==> flow/design.v <==
module RX#(parameter BW_MEM=64)(
    input clk,
    input reset, 
    input data_in, 
    input SOS,
    input EOS,
    output logic valid,
    output logic[BW_MEM-1:0]data_out
);
typedef enum reg [1:0] {
IDLE='d0,
Read_state='d1, 
Wait_wr_complete='d2 
} state_Rd;
typedef enum reg [1:0]{
IDLE_wr='d0,
Wr2FIFO='d1,
Wr_Stall='d2
} state_Wr;
state_Rd state_rd, nx_state_rd;
state_Wr state_wr, nx_state_wr;
logic [BW_MEM-1:0] wdata,data_lock,nx_data_lock;
logic [$clog2(BW_MEM)-1:0] cnt,nx_cnt;
logic winc,rinc,wfull,rempty;
always_ff@(posedge clk or negedge reset)begin
    if(!reset)begin
        state_rd<=#1 IDLE;
        state_wr<=#1 IDLE_wr;
        cnt<=#1 'd0;
        data_lock<=#1 'd0;
    end
    else begin
        state_rd<=#1 nx_state_rd;
        state_wr<=#1 nx_state_wr;
        cnt<=#1 nx_cnt;
        data_lock<=#1 nx_data_lock;
    end
end
always_comb begin
    nx_data_lock=data_lock;
    nx_cnt=cnt;
    nx_state_rd=state_rd;
    nx_state_wr=state_wr;
    valid='d0;
    wdata='d0;
    winc=1'b0;
    rinc=1'b0;
    case(state_wr)
        IDLE_wr:   
            if(SOS)begin
                nx_state_wr=Wr2FIFO;
                nx_cnt=nx_cnt+1;
                nx_data_lock={data_in,data_lock[BW_MEM-1:1]};
            end
            else begin
                nx_state_wr=IDLE_wr;
            end
        Wr2FIFO:
            if(EOS)begin
                nx_state_wr=IDLE_wr;
                nx_cnt='d0;
                wdata={data_in,data_lock[BW_MEM-1:1]};
                winc=1'b1;
            end
            else if(cnt==BW_MEM-1)begin
                nx_cnt='d0;
                nx_data_lock={data_in,data_lock[BW_MEM-1:1]};
                if(wfull)begin
                    nx_cnt=cnt;
                    nx_data_lock=data_lock;
                    nx_state_wr=Wr_Stall;
                end 
                else begin
                    wdata={data_in,data_lock[BW_MEM-1:1]};
                    winc=1'b1;
                end
            end
            else begin
                nx_state_wr=Wr2FIFO;
                nx_cnt=nx_cnt+1;
                nx_data_lock={data_in,data_lock[BW_MEM-1:1]};
            end    
        Wr_Stall:
            if(!wfull)begin
                    wdata=data_lock;
                    winc=1'b1;
                    nx_state_wr=Wr2FIFO;
            end
            else begin
                    nx_cnt=cnt;
                    nx_data_lock=data_lock;
                    nx_state_wr=Wr_Stall;
            end
    endcase
    case(state_rd)
        IDLE:
            if(!rempty)begin
                rinc=1'b1;
                nx_state_rd=Read_state;
            end
            else begin
                nx_state_rd=IDLE;
            end
        Read_state:
            begin
                nx_state_rd=Wait_wr_complete;
                valid=1'b1;
            end
        Wait_wr_complete:
            if(!rempty)begin
                rinc=1'b1;
                nx_state_rd=Read_state;
            end
            else begin
                nx_state_rd=IDLE;
            end
    endcase
end
 SPI_Sync_FIFO#(
	.WIDTH(BW_MEM),
	.DEPTH(2)
)
SPI_Sync_FIFO_RX(
	.clk(clk), 
	.rst(reset),
	.winc(winc),
	.rinc(rinc),
	.wdata(wdata),
	.wfull(wfull),
	.rempty(rempty)	,
	.rdata(data_out)
);
endmodule
module SPI_dual_port_RAM#(
	parameter	WIDTH = 8,
	parameter 	DEPTH = 16
)(
	 input wclk
	,input wenc
	,input  waddr
	,input [WIDTH-1:0] wdata
	,input rclk
	,input renc
	,input raddr
	,output logic[WIDTH-1:0] rdata
);
logic[WIDTH-1:0] RAM_MEM [DEPTH-1:0];
always @(posedge wclk) begin
	if(wenc)
		RAM_MEM[waddr] <= #1 wdata;
end 
always @(posedge rclk) begin
	if(renc)
		rdata <=#1 RAM_MEM[raddr];
	else begin
		rdata<=#1 'd0;
	end
end 
endmodule  
module SPI_Sync_FIFO#(
	parameter	WIDTH = 16,
	parameter 	DEPTH = 2
)(
	input 					clk		, 
	input 					rst,
	input 					winc	,
	input 			 		rinc	,
	input  [WIDTH-1:0]	wdata	,
	output logic				wfull	,
	output logic				rempty	,
	output  logic[WIDTH-1:0] rdata
);
logic [$clog2(DEPTH):0] wr_ptr, rd_ptr;
assign wfull={~wr_ptr[$clog2(DEPTH)],wr_ptr[$clog2(DEPTH)-1:0]}==rd_ptr;
assign rempty=wr_ptr==rd_ptr;
always@(posedge clk or negedge rst)begin
	if(!rst)begin
		wr_ptr<= #1'd0;
	end
	else if(winc&& !wfull)begin
		wr_ptr<= #1 wr_ptr+1'b1;
	end
	else begin
		wr_ptr<= #1 wr_ptr;
	end
end
always@(posedge clk or negedge rst)begin
	if(!rst)begin
		rd_ptr<= #1'd0;
	end
	else if(rinc&& !rempty)begin
		rd_ptr<= #1 rd_ptr+1'b1;
	end
	else begin
		rd_ptr<= #1 rd_ptr;
	end
end
SPI_dual_port_RAM 
#(
	.WIDTH(WIDTH),
	.DEPTH(DEPTH)
)tb_dual_port_RAM(
	.wclk(clk),
	.wenc(~wfull&&winc),
	.waddr(wr_ptr[0]),
	.wdata(wdata),
	.rclk(clk),
	.renc(~rempty&&rinc),
	.raddr(rd_ptr[0]),
	.rdata(rdata)
);
endmodule
# From RTL to reports: RX
# Tool output for the design above, in the order of the flow.
# Lines are those of the file above, counted from 1.
# Operators carry their Yosys type and port widths (W data, S select, Z words).
# Not given: -
[setup]
top = "RX"
clock_port = "clk"
library = "sky130hd"
pvt_corner = "tt_025C_1v80"

# Elaborated design
# Counts by Yosys on the flattened word-level netlist (proc, flatten, opt, wreduce; memories kept). Register bits leave out memories and registers merged into their read ports (data or address). Print and check cells are left out.
# Yosys's memory passes give these memory sizes; they may raise the number of words (mostly to a power of two), join words into wider ones and drop unused or constant bits.
[bits]
clocked_rd_ports_x_width = 64
memories = 1
regBits = 78
inputBits = 5
ram_bits = 128
[memory_table]
columns = ["memory", "words", "word_bits", "rd", "wr", "line_no", "source"]
rows = [
  ["SPI_Sync_FIFO_RX.tb_dual_port_RAM.RAM_MEM", 2, 64, 1, 1, 147, "logic[WIDTH-1:0] RAM_MEM [DEPTH-1:0];"],
]
[classes]
n_addsub = 3
reduce_logical = 16
logic = 3
n_mux = 33
eq_ne = 12
[op_table]
columns = ["cell", "count"]
rows = [
  ["$mux W64", 9],
  ["$pmux W64 S2", 2],
  ["$mux W6", 4],
  ["$pmux W6 S2", 1],
  ["$mux W1", 10],
  ["$mux W2", 4],
  ["$reduce_bool A3 Y1", 2],
  ["$add A6 B1 Y6 const B", 1],
  ["$eq A6 B6 Y1 const B", 1],
  ["$pmux W2 S3", 1],
  ["$logic_and A1 B1 Y1", 4],
  ["$add A2 B1 Y2 const B", 2],
  ["$eq A2 B1 Y1 const B", 2],
  ["$eq A2 B2 Y1", 2],
  ["$eq A2 B2 Y1 const B", 2],
  ["$ne A2 B2 Y1 const B", 2],
  ["$logic_not A2 Y1", 2],
  ["$ne A4 B3 Y1 const B", 1],
  ["$ne A4 B4 Y1 const B", 1],
  ["$reduce_and A4 Y1", 1],
  ["$pmux W2 S2", 1],
  ["$not A1 Y1", 3],
  ["$logic_not A1 Y1", 3],
  ["$ne A3 B3 Y1 const B", 1],
  ["$reduce_and A3 Y1", 1],
  ["$reduce_and A2 Y1", 1],
  ["$reduce_bool A2 Y1", 1],
  ["$reduce_or A2 Y1", 1],
  ["$pmux W1 S2", 1],
]

# Longest topological paths
# Longest topological path by Yosys (ltp), each cell counted once; first at word level (registers and memories cut), then after technology mapping (sequential cells cut; the memories' decode and read muxes count).
[logic_depth]
ltp_word = 8
ABC_AREA = 0
depth_mapped = 7
mapped_depth_nobuf = 6

# After synthesis
# Source: synth_stat.txt of the flow (Yosys; design flattened, memories mapped). It holds for the ABC_AREA given above (unset counts as 0); a run with the other value may have another netlist.
# Totals and module areas in this step are rounded.
[types]
columns = ["type", "count", "area_total_um2"]
rows = [
  ["sky130_fd_sc_hd__edfxtp_1", 128, 3.84E+03],
  ["sky130_fd_sc_hd__dfrtp_1", 78, 1.95E+03],
  ["sky130_fd_sc_hd__dfxtp_1", 64, 1.28E+03],
  ["sky130_fd_sc_hd__mux2_2", 61, 686.909],
  ["sky130_fd_sc_hd__mux2i_1", 64, 640.614],
  ["sky130_fd_sc_hd__a22o_1", 64, 560.538],
  ["sky130_fd_sc_hd__nor2_1", 69, 258.998],
  ["sky130_fd_sc_hd__buf_2", 11, 55.053],
  ["sky130_fd_sc_hd__dfstp_2", 2, 52.55],
  ["sky130_fd_sc_hd__buf_4", 6, 45.043],
  ["sky130_fd_sc_hd__mux2_1", 4, 45.043],
  ["sky130_fd_sc_hd__xnor2_1", 5, 43.792],
  ["sky130_fd_sc_hd__o21ai_0", 7, 35.034],
  ["sky130_fd_sc_hd__clkbuf_1", 9, 33.782],
  ["sky130_fd_sc_hd__nand2_1", 9, 33.782],
  ["sky130_fd_sc_hd__buf_1", 8, 30.029],
  ["sky130_fd_sc_hd__xor2_1", 3, 26.275],
  ["sky130_fd_sc_hd__inv_1", 6, 22.522],
]
# Not listed: further types 24, cells in them 32.
[synth_totals]
n_buf = 36
cells = 630
seq_area_um2 = 7130
flip_flops = 272
synth_area_um2 = 9890
# The figures by module come from a second, unflattened synthesis with its own total; it is not the netlist above.
[hier_totals]
hier_cells = 636
hier_area_um2 = 10200
# Rows give one instance, submodules left out.
[by_module]
columns = ["mod", "cells", "seq_area_um2", "area_um2", "instances"]
rows = [
  ["SPI_dual_port_RAM", 336, 5120, 6310, 1],
  ["RX", 275, 1900, 3630, 1],
  ["SPI_Sync_FIFO", 25, 100, 248, 1],
]

# Path before layout
# Source: OpenSTA report_checks on the synthesized netlist (no wires, ideal clock, input and output delay 20% of the period each), path of least setup slack; recovery checks are left aside. Register names are those of the netlist, which keeps one name where synthesis merged equal registers.
[synth_path]
kind = "input-to-reg"
from = "input port EOS"
to = "memory SPI_Sync_FIFO_RX.tb_dual_port_RAM.RAM_MEM[0][0]"
setup_slack_ns = 0.725
path_buffers = 0
setup_time_ns = 0.487
stages = 4
period_ns = 5.48
required_time_ns = 4.993
path_delay_ns = 3.660
arrival_ns = 4.269
launch_ns = 1.096
period_less_setup_slack_ns = 4.755
# "path_delay_ns" is the arrival time less input delay plus setup time.
# "stages" counts driving pins, that of a launching flip-flop among them; a cell with two outputs on the path counts twice.
# "period_less_setup_slack_ns" = period - worst setup slack (recovery checks aside). The figure is calculated, with input and output delays left at 20% of the set period.
# Between the ends stands the longest chain of elaborated cells between them, by number of cells; it is not shown to be the way that was timed. Of several equally long chains one is given.
# A line is the first line of the expression or statement that the cell stems from. Yosys adds cells for indexed reads and writes and turns some case tables into memories.
# The path ends at the enable pin of a flip-flop; only ways to that pin are counted.
[synth_between]
cell_sequence = "sky130_fd_sc_hd__nand2_1 sky130_fd_sc_hd__o21ai_0 sky130_fd_sc_hd__o21ai_0 sky130_fd_sc_hd__nor2_1"
elab_chain_len = 4
cone_cells = 5
cone_lines = 4
[synth_lines]
columns = ["item", "line_no", "source"]
rows = [
  ["start: declaration", 6, "input EOS,"],
  ["$mux W1", 59, "if(EOS)begin"],
  ["$pmux W1 S2", 48, "case(state_wr)"],
  ["$logic_and A1 B1 Y1", 204, ".wenc(~wfull&&winc),"],
  ["$mux W1", 149, "if(wenc)"],
  ["end: declaration", 147, "logic[WIDTH-1:0] RAM_MEM [DEPTH-1:0];"],
]

# Timing after layout
# From the final timing report of run 1: the path of least setup slack in the routed layout; clock arrival at registers is part of the times.
[layout_path]
kind = "reg-to-reg"
from = "register cnt[0]"
to = "memory SPI_Sync_FIFO_RX.tb_dual_port_RAM.RAM_MEM[0][38]"
stages = 7
required_time_ns = 4.95
setup_time_ns = 0.29
setup_slack_ns = 1.85
path_buffers = 1
launch_ns = 0.52
arrival_ns = 3.10
period_ns = 4.72
# Between the ends stands the longest chain of elaborated cells between them, by number of cells; it is not shown to be the way that was timed. Of several equally long chains one is given.
# The path ends at the enable pin of a flip-flop; only ways to that pin are counted.
[layout_between]
cell_sequence = "sky130_fd_sc_hd__dfrtp_1 sky130_fd_sc_hd__ha_1 sky130_fd_sc_hd__nand3_1 sky130_fd_sc_hd__o21ai_0 sky130_fd_sc_hd__o21ai_0 sky130_fd_sc_hd__nor2_4 sky130_fd_sc_hd__buf_12"
elab_chain_len = 6
cone_cells = 7
cone_lines = 5
[layout_lines]
columns = ["item", "line_no", "source"]
rows = [
  ["start: declaration", 23, "logic [$clog2(BW_MEM)-1:0] cnt,nx_cnt;"],
  ["start: assignment", 29, "cnt<=#1 'd0;"],
  ["start: assignment", 35, "cnt<=#1 nx_cnt;"],
  ["$eq A6 B6 Y1", 65, "else if(cnt==BW_MEM-1)begin"],
  ["$mux W1", 65, ""],
  ["$mux W1", 59, "if(EOS)begin"],
  ["$pmux W1 S2", 48, "case(state_wr)"],
  ["$logic_and A1 B1 Y1", 204, ".wenc(~wfull&&winc),"],
  ["$mux W1", 149, "if(wenc)"],
  ["end: declaration", 147, "logic[WIDTH-1:0] RAM_MEM [DEPTH-1:0];"],
]

# Measured data: module RX, platform sky130hd, 2 stored runs of the flow under differing settings, order arbitrary. Input and output delays are each 20% of the period that was set; the output load is 0.01 pF.
# "timing.achieved_period_ns": clock period set for the run, less the worst setup slack. It is reckoned from that one timing run; input and output delays stay at 20% of the period that was set.
# By "worst_path_ns" is meant the share of the clock period that the worst setup path is allowed (20% is reserved at inputs, 20% at outputs), minus its slack. Clock arrival times at its registers enter into it.
# By "final_power_mw" is meant OpenSTA's value without simulated activity: inputs other than the clock are taken to toggle once in ten clock periods, and the tool carries that through the logic.
# Values from the reports are rounded here.

[[run]]
name = "run 1"
[run.settings]
period_ns = 4.72
CORE_UTILIZATION = 23
SETUP_SLACK_MARGIN = 1.01
PLACE_DENSITY = 0.8
CORE_ASPECT_RATIO = 0.61
CELL_PAD_IN_SITES_GLOBAL_PLACEMENT = 1
TNS_END_PERCENT = 5
GPL_TIMING_DRIVEN = 0
GPL_ROUTABILITY_DRIVEN = 0
CTS_CLUSTER_SIZE = 55
SLEW_MARGIN = 25
CAP_MARGIN = 20
CORE_MARGIN = 2
[run.results]
worst_path_ns = 2.87
worst_path_kind = "reg-to-reg"
dieArea_um2 = 44700
setup_ws_ns = 1.85
final_power_mw = 5.46
final_cell_area_um2 = 12300
timing.achieved_period_ns = 2.872
yosys.chip_area_um2 = 9890
util_pct = 29.0
timing.setup.tns_ns = 0.000

[[run]]
name = "run 2"
[run.settings]
period_ns = 2.93
CORE_UTILIZATION = 32
PLACE_DENSITY_LB_ADDON = 0.18
CORE_MARGIN = 3
CELL_PAD_IN_SITES_GLOBAL_PLACEMENT = 0
ABC_AREA = 0
CTS_CLUSTER_DIAMETER = 67
SLEW_MARGIN = 15
MAX_ROUTING_LAYER = "met4"
CAP_MARGIN = 20
[run.results]
worst_path_ns = 2.67
worst_path_kind = "reg-to-reg"
dieArea_um2 = 33000
setup_ws_ns = 0.257
final_power_mw = 9.11
final_cell_area_um2 = 12200
timing.achieved_period_ns = 2.673
yosys.chip_area_um2 = 9890
util_pct = 40.6
timing.setup.tns_ns = 0.000
